==> flow/design.v <==
`timescale 1ns / 1ps
module signal_counter #(
  parameter COUNTER_WIDTH = 16,
  parameter SIGNAL_INIT   = 0,
  parameter COUNT_POSEDGE = 1
)
(
  input  wire                    clk,
  input  wire                    rst,
  input  wire                    signal_in,
  output reg [COUNTER_WIDTH-1:0] counter_out = 0
);
reg signal_bf = SIGNAL_INIT;
always @(posedge clk) begin
  if (signal_in != signal_bf) begin
    counter_out <= counter_out + (COUNT_POSEDGE ? signal_in : signal_bf);
  end
  signal_bf <= signal_in;
  if (rst) begin
    counter_out <= 0;
    signal_bf   <= SIGNAL_INIT;
  end
end
endmodule
Step by step through the tools: signal_counter
What the tools print for signal_counter, step after step.
Lines are those of the file above, counted from 1.
Operators: Yosys type, input widths -> output width; for muxes data width and select width s.
Cell names lack the library's common part.
{"block": "setup", "top_module": "signal_counter", "clk_port": "clk", "cell_library": "sky130hd", "pvt_corner": "tt_025C_1v80"}

After elaboration
Yosys after proc, flatten, opt, wreduce and memory -nomap, before mapping. Enables and synchronous resets that opt folds into registers are not counted as muxes. Memory bits, and registers merged into a memory's read port (data or address), are not among the register bits. Print and check cells are not counted. Equal cells are merged and count once.
{"block": "op_classes", "addsub": 1, "equal": 1}
{"block": "op_table", "op": "$add 16x1->16", "count": 1}
{"block": "op_table", "op": "$ne 1x1->1", "count": 1}
{"block": "word_totals", "reg_bits": 17, "in_bits": 3, "word_cells": 4}

Depth
Depth = most cells in a row (Yosys ltp): at word level without a register or memory, in the mapped netlist without a sequential cell, where the memories' decode and read muxes count.
{"block": "logic_depth", "word_depth": 1, "ABC_AREA": 0, "depth_mapped": 6, "mapped_depth_nobuf": 6}

Netlist
Yosys stat after the flow's synthesis: flattened, memories mapped to cells. It holds for the ABC_AREA given above (unset counts as 0); a run with the other value may have another netlist.
{"block": "synth_totals", "cell_count": 90, "synth_area_um2": 799.5, "ffs": 17, "buffers": 2}
{"block": "by_type", "type": "dfxtp_1", "count": 17, "area_total_um2": 340.326}
{"block": "by_type", "type": "xor2_1", "count": 7, "area_total_um2": 61.309}
{"block": "by_type", "type": "nor2_1", "count": 12, "area_total_um2": 45.043}
{"block": "by_type", "type": "ha_1", "count": 3, "area_total_um2": 37.536}
{"block": "by_type", "type": "nand4_1", "count": 6, "area_total_um2": 37.536}
{"block": "by_type", "type": "xnor2_1", "count": 4, "area_total_um2": 35.034}
{"block": "by_type", "type": "nand2_1", "count": 9, "area_total_um2": 33.782}
{"block": "by_type", "type": "a21oi_1", "count": 5, "area_total_um2": 25.024}
{"block": "by_type", "type": "nand3_1", "count": 4, "area_total_um2": 20.019}
{"block": "by_type", "type": "xnor2_2", "count": 1, "area_total_um2": 16.266}
{"block": "by_type", "type": "and3_1", "count": 2, "area_total_um2": 12.512}
{"block": "by_type", "type": "nor2b_1", "count": 2, "area_total_um2": 12.512}
{"block": "by_type", "type": "nor4_1", "count": 2, "area_total_um2": 12.512}
{"block": "by_type", "type": "or3_1", "count": 2, "area_total_um2": 12.512}
{"block": "by_type", "type": "mux2_2", "count": 1, "area_total_um2": 11.261}
{"block": "by_type", "type": "nand4bb_1", "count": 1, "area_total_um2": 11.261}
{"block": "by_type", "type": "or3_4", "count": 1, "area_total_um2": 11.261}
{"block": "by_type", "type": "nor3_1", "count": 2, "area_total_um2": 10.01}
Not listed: further types 7, cells in them 9.

Path before layout
Source: OpenSTA report_checks on the synthesized netlist (no wires, ideal clock, input and output delay 20% of the period each), path of least setup slack; recovery checks are left aside. Register names are those of the netlist, which keeps one name where synthesis merged equal registers.
{"block": "synth_timing", "path_type": "register to register", "startpoint": "register counter_out[0]", "endpoint": "register counter_out[15]", "period_ns": 1.58, "setup_time_ns": 0.070, "t_arrival_ns": 1.523, "path_slack_ns": -0.013, "delay_ns": 1.593, "path_stages": 6, "period_less_setup_slack_ns": 1.593}
"delay_ns" = arrival - input delay + setup time.
"path_stages" counts driving pins, that of a launching flip-flop among them; a cell with two outputs on the path counts twice.
"period_less_setup_slack_ns" = period - worst setup slack (recovery checks aside). The figure is calculated, with input and output delays left at 20% of the set period.
The rows between start and end are the longest chain of elaborated cells between them; the timing report does not say that the signal goes this way. Where chains are equally long, one stands for them.
Each line given opens the expression or statement behind the cell; cells for indexed reads and writes are added by Yosys, which also makes memories of some case tables.
{"block": "synth_between", "cell_sequence": "dfxtp_1 ha_1 nand2_1 or3_4 or4_1 a21oi_1", "elab_chain_len": 1, "cone_cells": 1, "cone_lines": 1, "cone_classes": "1 x add/sub"}
{"block": "synth_rtl", "element": "from (decl)", "line_no": 11, "rtl": "output reg [COUNTER_WIDTH-1:0] counter_out = 0"}
{"block": "synth_rtl", "element": "from (assign)", "line_no": 16, "rtl": "counter_out <= counter_out + (COUNT_POSEDGE ? signal_in : signal_bf);"}
{"block": "synth_rtl", "element": "from (assign)", "line_no": 20, "rtl": "counter_out <= 0;"}
{"block": "synth_rtl", "element": "$add 16x1->16", "line_no": 16}
{"block": "synth_rtl", "element": "to (assign)", "line_no": 16}
{"block": "synth_rtl", "element": "to (assign)", "line_no": 20}
{"block": "synth_rtl", "element": "to (decl)", "line_no": 11}

Timing after layout
From the final timing report of run 1: the path of least setup slack in the routed layout; clock arrival at registers is part of the times.
{"block": "layout_timing", "path_type": "register to register", "startpoint": "register counter_out[0]", "endpoint": "register counter_out[15]", "period_ns": 1.15, "setup_time_ns": 0.06, "t_arrival_ns": 1.71, "path_slack_ns": -0.36, "path_stages": 6}
The rows between start and end are the longest chain of elaborated cells between them; the timing report does not say that the signal goes this way. Where chains are equally long, one stands for them.
{"block": "layout_between", "cell_sequence": "dfxtp_4 ha_4 nand2_2 or3_4 or4_4 a21oi_2", "elab_chain_len": 1, "cone_cells": 1, "cone_lines": 1, "cone_classes": "1 x add/sub"}
{"block": "layout_rtl", "element": "from (decl)", "line_no": 11, "rtl": "output reg [COUNTER_WIDTH-1:0] counter_out = 0"}
{"block": "layout_rtl", "element": "from (assign)", "line_no": 16, "rtl": "counter_out <= counter_out + (COUNT_POSEDGE ? signal_in : signal_bf);"}
{"block": "layout_rtl", "element": "from (assign)", "line_no": 20, "rtl": "counter_out <= 0;"}
{"block": "layout_rtl", "element": "$add 16x1->16", "line_no": 16}
{"block": "layout_rtl", "element": "to (assign)", "line_no": 16}
{"block": "layout_rtl", "element": "to (assign)", "line_no": 20}
{"block": "layout_rtl", "element": "to (decl)", "line_no": 11}

## Implementation results

Flow measurements of signal_counter on sky130hd: 2 stored runs with different settings, listed in no order. Input and output delays are each 20% of the period that was set; the output load is 0.01 pF.
"achieved_clock_period_ns" means the clock period less the worst setup slack. The figure is calculated, with input and output delays left at 20% of the set period.
"worst_path_time_ns" is the time allowed to the run's worst setup path (the clock period less input and output delay, where it has them) less its slack. Clock arrival times count: a late capture clock shortens it, a late launch clock lengthens it.
"power.total_w": no workload was simulated; the value follows from the tool's default switching activity.

{"run": "run 1", "settings": { "period_ns": 1.15, "CORE_UTILIZATION": 18, "SETUP_SLACK_MARGIN": -0.03, "PLACE_DENSITY_LB_ADDON": 0.17, "CORE_ASPECT_RATIO": 1.45, "CORE_MARGIN": 7, "CELL_PAD_IN_SITES_DETAIL_PLACEMENT": 1, "GPL_ROUTABILITY_DRIVEN": 0, "CTS_CLUSTER_DIAMETER": 57, "SLEW_MARGIN": 0, "MAX_ROUTING_LAYER": "met4", "CAP_MARGIN": 20 }, "results": { "synth_area_um2": 799.5, "dieArea_um2": 6535.8, "finalCellArea_um2": 1471.4, "finish.utilization_pct": 34.1, "ws_setup_ns": -0.361, "tns_ns": -2.985, "final_hold_ws_ns": 0.478, "power.total_w": 0.001209, "achieved_clock_period_ns": 1.511, "worst_path_time_ns": 1.51, "timing.worst_path_kind": "register to register" }}
{"run": "run 2", "settings": { "period_ns": 1.13, "CORE_UTILIZATION": 26, "PLACE_DENSITY": 0.87, "CORE_MARGIN": 7, "CELL_PAD_IN_SITES_GLOBAL_PLACEMENT": 0, "TNS_END_PERCENT": 5, "ABC_AREA": 0, "CTS_CLUSTER_DIAMETER": 290, "SLEW_MARGIN": 20, "MIN_ROUTING_LAYER": "met1", "MAX_ROUTING_LAYER": "met4", "CAP_MARGIN": 20 }, "results": { "synth_area_um2": 799.5, "dieArea_um2": 4824.0, "finalCellArea_um2": 1417.6, "finish.utilization_pct": 50.1, "ws_setup_ns": -0.390, "tns_ns": -3.629, "final_hold_ws_ns": 0.441, "power.total_w": 0.001074, "achieved_clock_period_ns": 1.520, "worst_path_time_ns": 1.52, "timing.worst_path_kind": "register to register" }}
